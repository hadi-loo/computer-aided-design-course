==> flow/design.v <==
`timescale 1ns/1ns
module encoder_controller (clk, rst, 
                            start, finish, 
                            CP_start, CP_finish,
                            RO_start, RO_finish,
                            PE_start, PE_finish,
                            RE_start, RE_finish,
                            RC_start, RC_finish,
                            iteration);
    input clk, rst;
    input start;
    output reg finish;
    output reg CP_start, RO_start, PE_start, RE_start, RC_start;
    input CP_finish, RO_finish, PE_finish, RE_finish, RC_finish;
    output [4:0] iteration;
    reg [3:0] pstate = 4'd0;
    reg [3:0] nstate;
    reg cnt_inc;
    reg cnt_rst;
    reg [4:0] counter;
    always @(pstate, start, CP_finish, RO_finish, PE_finish, RE_finish, RC_finish, counter) begin
        {nstate, CP_start, RO_start, PE_start, RE_start, RC_start, finish, cnt_inc, cnt_rst} = 12'b0;
        case (pstate)
            4'd0: begin nstate = (start) ? 4'd1 : 4'd0; end
            4'd1: begin nstate = 4'd2; cnt_rst = 1'b1; end
            4'd2: begin nstate = 4'd3; CP_start = 1'b1; end
            4'd3: begin nstate = (CP_finish) ? 4'd4 : 4'd3; end
            4'd4: begin nstate = 4'd5; RO_start = 1'b1; end
            4'd5: begin nstate = (RO_finish) ? 4'd6 : 4'd5; end
            4'd6: begin nstate = 4'd7; PE_start = 1'b1; end
            4'd7: begin nstate = (PE_finish) ? 4'd8 : 4'd7; end
            4'd8: begin nstate = 4'd9; RE_start = 1'b1; end
            4'd9: begin nstate = (RE_finish) ? 4'd10 : 4'd9; end
            4'd10: begin nstate = 4'd11; RC_start = 1'b1; end
            4'd11: begin nstate = (RC_finish) ? 4'd12 : 4'd11; end
            4'd12: begin nstate = (counter == 5'd23) ? 4'd13 : 4'd2; cnt_inc = 1'b1; end
            4'd13: begin nstate = 4'd0; finish = 1'b1; end
            default: begin nstate = 4'd0; end
        endcase
    end
    always @(posedge clk) begin
        if (rst) begin
            pstate <= 4'd0;
            counter <= 5'd0;
        end
        else begin
            pstate <= nstate;
	    if (cnt_rst) begin
	        counter <= 5'd0;
	    end
            else if (cnt_inc) begin
                counter <= counter + 1;
            end
        end
    end
    assign iteration = counter;
endmodule
# == From RTL to reports: encoder_controller ==
# Tool output for the design above, in the order of the flow.
# Lines are those of the file above, counted from 1.
# Operators: Yosys type, input widths -> output width; for muxes data width and select width s.
# Library cell names are shortened.
# The mark -- stands for no value.
# design
top_module,encoder_controller
clock,clk
cell_library,sky130hd
lib_corner,tt_025C_1v80

# == Elaborated design ==
# Counts by Yosys on the flattened word-level netlist (proc, flatten, opt, wreduce; memories kept). Register bits leave out memories and registers merged into their read ports (data or address); mux counts leave out enables and synchronous resets folded into registers. Print and check cells are left out. Cells with the same type and inputs are merged into one.
# classes
addsub,1
reduce_logical,2
n_eq,14
muxes,16
# ops
operator,n
$pmux 4 s13,1
$eq 4x4->1 const B,6
$eq 4x3->1 const B,4
$mux 1,9
$eq 4x2->1 const B,2
$mux 4,2
$mux 3,2
$add 5x1->5 const B,1
$eq 5x5->1 const B,1
$eq 4x1->1 const B,1
$logic_not 4->1,1
$mux 2,2
$reduce_or 2->1,1
# bits
register_bits,9
output_inout_bits,11
input_bits,8
elab_cells,35

# == Depth ==
# Longest topological path by Yosys (ltp), each cell counted once; first at word level (registers and memories cut), then after technology mapping (sequential cells cut; the memories' decode and read muxes count).
# logic_depth
depth_word,3
ABC_AREA,0
ltp_mapped,5
depth_no_buf,5

# == Netlist ==
# Yosys stat after the flow's synthesis: flattened, memories mapped to cells. It holds for the ABC_AREA given above (unset counts as 0); a run with the other value may have another netlist.
# The area totals of this step are shown rounded.
# mapped
seqArea_um2,180
mapped_area_um2,578
n_buf,4
ffs,9
stdcells,68
# by_type
cell_type,n,area_total_um2
dfxtp_1,9,180.173
nor2_1,10,37.536
xor2_1,3,26.275
nand2b_1,3,18.768
a2bb2oi_1,2,17.517
a221oi_2,1,15.014
buf_2,3,15.014
mux2_4,1,15.014
nand2_1,4,15.014
nor3_1,3,15.014
o221ai_2,1,15.014
and4bb_2,1,12.512
ha_1,1,12.512
nand4_1,2,12.512
buf_6,1,11.261
inv_1,3,11.261
a21oi_1,2,10.01
a41o_1,1,10.01
# Not listed: further types 15, cells in them 17.

# == Path before layout ==
# OpenSTA on the mapped netlist: ideal clock, no wires. The path of least setup slack (recovery checks aside). Input and output delay are each 20% of the period. Register names are those of the netlist, which keeps one name where synthesis merged equal registers.
# synth_timing
path_type,reg2out
from,register pstate[2]
to,output RE_start
delay_ns,0.941
slack_ns,0.667
t_required_ns,1.608
path_buffers,1
launch_ns,0.000
output_delay_ns,0.402
driving_pins,4
arrival_time_ns,0.941
clock_period_ns,2.01
period_less_setup_slack_ns,1.343
# "delay_ns" = arrival - input delay + setup time.
# A path that ends at an output port has no setup time.
# "driving_pins" counts driving pins, that of a launching flip-flop among them; a cell with two outputs on the path counts twice.
# "period_less_setup_slack_ns" = period - worst setup slack (recovery checks aside). The figure is calculated, with input and output delays left at 20% of the set period.
# Between the ends stands the longest chain of elaborated cells between them, by number of cells; it is not shown to be the way that was timed. Of several equally long chains one is given.
# A line is the first line of the expression or statement that the cell stems from. Yosys adds cells for indexed reads and writes and turns some case tables into memories.
# synth_between
cell_sequence,dfxtp_1 > buf_2 > or2b_1 > nor3_1
elab_chain_len,2
cone_cells,2
cone_lines,1
classes_between,eq/ne (1); mux (1)
# synth_rtl
element,line_no,text
"start, declared",16,reg [3:0] pstate = 4'd0;
"start, assigned",43,pstate <= 4'd0;
"start, assigned",47,pstate <= nstate;
$eq 4x4->1,23,case (pstate)
$mux 1,23,
"end, declared",13,"output reg CP_start, RO_start, PE_start, RE_start, RC_start;"

# == Worst path after layout ==
# Path of least setup slack in the final report of run 2 (OpenROAD, finished layout, wires in). Where an end is a register, its clock arrival counts in the times.
# layout_timing
path_type,reg2out
from,register pstate[3]
to,output RE_start
slack_ns,-0.41
driving_pins,4
arrival_time_ns,1.23
path_buffers,1
launch_ns,0.26
t_required_ns,0.82
output_delay_ns,0.21
clock_period_ns,1.03
# Between the ends stands the longest chain of elaborated cells between them, by number of cells; it is not shown to be the way that was timed. Of several equally long chains one is given.
# layout_between
cell_sequence,dfxtp_4 > or2b_1 > nor3_1 > buf_2
elab_chain_len,2
cone_cells,2
cone_lines,1
classes_between,eq/ne (1); mux (1)
# layout_rtl
element,line_no,text
"start, declared",16,reg [3:0] pstate = 4'd0;
"start, assigned",43,pstate <= 4'd0;
"start, assigned",47,pstate <= nstate;
$eq 4x4->1,23,case (pstate)
$mux 1,23,
"end, declared",13,"output reg CP_start, RO_start, PE_start, RE_start, RC_start;"

# Flow measurements of encoder_controller on sky130hd: 2 stored runs with different settings, listed in no order. Input and output delays are each 20% of the period that was set; the output load is 0.01 pF.
# By "timing.achieved_period_ns" is meant the clock period of the run minus its worst setup slack. This is arithmetic on one report: input and output delays are still those of the set period (20% each).
# "timing.worst_path_ns": the worst setup path's part of the clock period (all of it between registers, 20% less for each end at a port) less its slack. A launch clock that arrives late makes it longer, a capture clock that arrives late makes it shorter.
# "fin_power_mw" rests on the timing tool's default activity at the inputs, not on a simulated workload.
# The measured numbers are rounded.
# Settings: . = not set for that run.
# A result given as . is not shown for that run.
stored run,period_ns,CORE_UTILIZATION,PLACE_DENSITY_LB_ADDON,CORE_ASPECT_RATIO,CORE_MARGIN,CELL_PAD_IN_SITES_GLOBAL_PLACEMENT,CELL_PAD_IN_SITES_DETAIL_PLACEMENT,ABC_AREA,GPL_TIMING_DRIVEN,CAP_MARGIN,SLEW_MARGIN,HOLD_SLACK_MARGIN,CTS_CLUSTER_SIZE,MAX_ROUTING_LAYER,timing.achieved_period_ns,fin_power_mw,finalCellArea_um2,fin_ws_ns,ws_hold_ns,layout_utilization_pct,final_setup_tns_ns,die_area_um2,synthesis_area_um2,timing.worst_path_ns,worstPathKind
run 1,0.908,64,0.23,1.13,6,3,1,1,1,15,20,.,.,.,.,.,.,.,.,.,.,.,.,.,.
run 2,1.03,25,0.2,0.69,2,2,.,.,0,20,5,0.29,67,met5,1.438,0.909,1170,-0.408,0.542,53.3,-4.55,2720,578,1.23,reg2out
# Run 1: did not finish, floorplanning stopped with PDN-0185
